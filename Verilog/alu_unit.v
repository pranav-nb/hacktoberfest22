==> flow/design.v <==
module alu_unit (
  input clk,
  input [2:0] funct,
  input [31:0] x,
  input [31:0] y,
  input alt,
  output reg [31:0] out
);
  always @(posedge clk) begin
    case (funct) 
      3'b000: begin   
        out <= alt ? (x - y) : (x + y);
      end
      3'b001: begin   
        out <= x << y[4:0];
      end
      3'b010: begin   
        out <= {31'b0, $signed(x) < $signed(y)};
      end
      3'b011: begin   
        out <= {31'b0, x < y};
      end
      3'b100: begin   
        out <= x ^ y;
      end
      3'b101: begin   
        out <= alt ? (x >>> y[4:0]) : (x >> y[4:0]);
      end
      3'b110: begin   
        out <= x | y;
      end
      3'b111: begin   
        out <= x & y;
      end
    endcase
  end
endmodule
# --- Tool chain data of alu_unit ---
# The steps from the RTL of alu_unit to its reports follow in flow order.
# Line numbers count from 1 in the design file above.
# Library cell names are shortened.
inputs:
  design: "alu_unit"
  clk_port: "clk"
  cell_library: "sky130hd"
  lib_corner: "tt_025C_1v80"

# --- Word-level counts ---
# Source: Yosys, flattened and elaborated, memories not mapped. Widths are those after wreduce; folded enables and synchronous resets count as part of the registers. Registers that Yosys merges into a memory's read port (data or address) are not register bits. Print and check cells do not count.
op_classes:
  n_mux: 3
  logic: 3
  n_eq: 7
  reduce_and_logical: 1
  n_shift: 3
  compare: 2
  n_addsub: 2
ops:
  columns: ["cell", "n"]
  rows:
  - ["32-bit case mux with 8-bit select", 1]
  - ["32-bit < comparator", 2]
  - ["32-bit two-way mux", 2]
  - ["32-bit adder", 1]
  - ["32-bit subtractor", 1]
  - ["32-bit AND", 1]
  - ["32-bit OR", 1]
  - ["32-bit XOR", 1]
  - ["32-bit by 5-bit << shifter with 32-bit output", 1]
  - ["32-bit by 5-bit right shift with 32-bit output", 1]
  - ["32-bit by 5-bit >>> shifter with 32-bit output", 1]
  - ["3-bit == test (second input constant)", 4]
  - ["3-bit by 2-bit == test with 1-bit output (second input constant)", 2]
  - ["3-bit by 1-bit == test with 1-bit output (second input constant)", 1]
  - ["3-bit zero test", 1]
bits:
  wordCells: 22
  output_inout_bits: 32
  input_bits: 69
  register_bits: 32

# --- Longest topological paths ---
# Yosys ltp: most cells in a row. Word level: on the elaborated netlist, between registers, memories and ports. Mapped: between sequential cells and ports; inverters and the memories' decode and read muxes count.
logic_depth:
  depth_word: 3
  ABC_AREA: 0
  ltp_mapped: 14
  ltp_nobuf: 13

# --- Mapped cells and area ---
# Yosys stat after the flow's synthesis: flattened, memories mapped to cells. It holds for the ABC_AREA given above (unset counts as 0); a run with the other value may have another netlist.
# The area totals of this step are shown rounded.
by_type:
  columns: ["cell", "n"]
  rows:
  - ["ha_1", 97]
  - ["mux2i_1", 71]
  - ["o21ai_0", 139]
  - ["dfxtp_1", 32]
  - ["a21oi_1", 120]
  - ["nand2_1", 127]
  - ["nor2_1", 122]
  - ["inv_1", 104]
  - ["mux4_2", 12]
  - ["clkbuf_1", 51]
  - ["xnor2_1", 20]
  - ["o211ai_1", 18]
  - ["nand3_1", 26]
  - ["nor3_1", 25]
  - ["o221ai_1", 13]
  - ["a211oi_1", 15]
  - ["mux2_2", 10]
  - ["a222oi_1", 11]
# Not listed: further types 61, cells in them 277.
mapped:
  mapped_cells: 1290
  flip_flops: 32
  buffers: 89
  yosys_area_um2: 8718

# --- Timing after synthesis ---
# Source: OpenSTA report_checks on the synthesized netlist (no wires, ideal clock, input and output delay 20% of the period each), path of least setup slack; recovery checks are left aside. Register names are those of the netlist, which keeps one name where synthesis merged equal registers.
synth_path:
  path_kind: "in2reg"
  start: "in y[3]"
  end: "reg out[31]"
  slack_ns: 0.228
  t_first_pin_ns: 0.738
  setup_ns: 0.140
  delay_ns: 2.725
  required_ns: 3.550
  tclk_ns: 3.69
  t_arrival_ns: 3.323
  stages: 14
  synth_period_reached_ns: 3.462
# "delay_ns" is the arrival time less input delay plus setup time.
# "stages" counts driving pins, that of a launching flip-flop among them; a cell with two outputs on the path counts twice.
# "synth_period_reached_ns" is the clock period less the worst setup slack; recovery checks do not enter. This is arithmetic on one report: input and output delays are still those of the set period (20% each).
# The rows between start and end are the longest chain of elaborated cells between them; the timing report does not say that the signal goes this way. Where chains are equally long, one stands for them.
# Each line given opens the expression or statement behind the cell; cells for indexed reads and writes are added by Yosys, which also makes memories of some case tables.
# A register here has more assigning lines than the two given.
synth_between:
  path_cell_list: "clkbuf_1 -> inv_1 -> buf_1 -> ha_1 -> buf_6 -> nor2_2 -> o311ai_1 -> a211oi_2 -> o2111ai_1 -> a31oi_1 -> o21ai_1 -> a41oi_2 -> xor2_1 -> o221ai_1"
  elab_chain_len: 3
  cone_cells: 8
  lines_between: 4
synth_lines:
  columns: ["item", "line_no", "source"]
  rows:
  - ["from (decl)", 5, "input [31:0] y,"]
  - ["32-bit adder", 12, "out <= alt ? (x - y) : (x + y);"]
  - ["32-bit two-way mux", 12, null]
  - ["32-bit case mux with 8-bit select", 10, "case (funct)"]
  - ["to (assign)", 12, null]
  - ["to (assign)", 15, "out <= x << y[4:0];"]
  - ["to (decl)", 7, "output reg [31:0] out"]

# --- Timing after layout ---
# From the final timing report of run 2: the path of least setup slack in the routed layout; clock arrival at registers is part of the times.
layout_path:
  path_kind: "in2reg"
  start: "in y[0]"
  end: "reg out[30]"
  tclk_ns: 6.75
  setup_ns: 0.16
  required_ns: 6.89
  stages: 14
  t_first_pin_ns: 1.35
  slack_ns: 1.81
  t_arrival_ns: 5.09
# The rows between start and end are the longest chain of elaborated cells between them; the timing report does not say that the signal goes this way. Where chains are equally long, one stands for them.
# A register here has more assigning lines than the two given.
layout_between:
  path_cell_list: "buf_2 -> buf_4 -> ha_1 -> inv_1 -> fa_1 -> nand2b_1 -> a31oi_1 -> o21ai_1 -> a21oi_1 -> o31ai_1 -> a211oi_1 -> o22ai_1 -> xor2_1 -> a2bb2oi_1"
  elab_chain_len: 3
  cone_cells: 8
  lines_between: 4
layout_lines:
  columns: ["item", "line_no", "source"]
  rows:
  - ["from (decl)", 5, "input [31:0] y,"]
  - ["32-bit adder", 12, "out <= alt ? (x - y) : (x + y);"]
  - ["32-bit two-way mux", 12, null]
  - ["32-bit case mux with 8-bit select", 10, "case (funct)"]
  - ["to (assign)", 12, null]
  - ["to (assign)", 15, "out <= x << y[4:0];"]
  - ["to (decl)", 7, "output reg [31:0] out"]

# Measured results for alu_unit: 2 stored runs of the Yosys and OpenROAD flow on sky130hd. The settings differ; the order carries no meaning. The constraints put input and output delay at 20% of the set period each and load the outputs with 0.01 pF.
# "clock_period_reached_ns": clock period set for the run, less the worst setup slack. It is reckoned from that one timing run; input and output delays stay at 20% of the period that was set.
# "final_power_uw" is the tool's figure for a default switching activity; nothing was simulated.
# Measured values are rounded.
runs:
  - name: "run 1"
    settings:
      period_ns: 6.46
      CORE_UTILIZATION: 71
      PLACE_DENSITY: 0.93
      CORE_ASPECT_RATIO: 0.85
      CORE_MARGIN: 5
      CELL_PAD_IN_SITES_GLOBAL_PLACEMENT: 0
      CELL_PAD_IN_SITES_DETAIL_PLACEMENT: 2
      GPL_ROUTABILITY_DRIVEN: 0
      CTS_CLUSTER_DIAMETER: 130
      SLEW_MARGIN: 40
      MIN_ROUTING_LAYER: "met1"
      MAX_ROUTING_LAYER: "met5"
      CAP_MARGIN: 20
    outcome: "no final report: placement broke off with DPL-0033"
  - name: "run 2"
    settings:
      period_ns: 6.75
      CORE_UTILIZATION: 50
      SETUP_SLACK_MARGIN: 0.53
      CORE_ASPECT_RATIO: 0.6
      CORE_MARGIN: 7
      CELL_PAD_IN_SITES_GLOBAL_PLACEMENT: 1
      ABC_AREA: 0
      MIN_ROUTING_LAYER: "met1"
      MAX_ROUTING_LAYER: "met4"
      CAP_MARGIN: 20
      SLEW_MARGIN: 20
    results:
      clock_period_reached_ns: 4.943
      worst_hold_slack_ns: 1.728
      yosys_chip_area_um2: 8718
      final_power_uw: 1400
      fin_ws_ns: 1.807
      design_die_area_um2: 21450
      layout_stdcell_area_um2: 9904
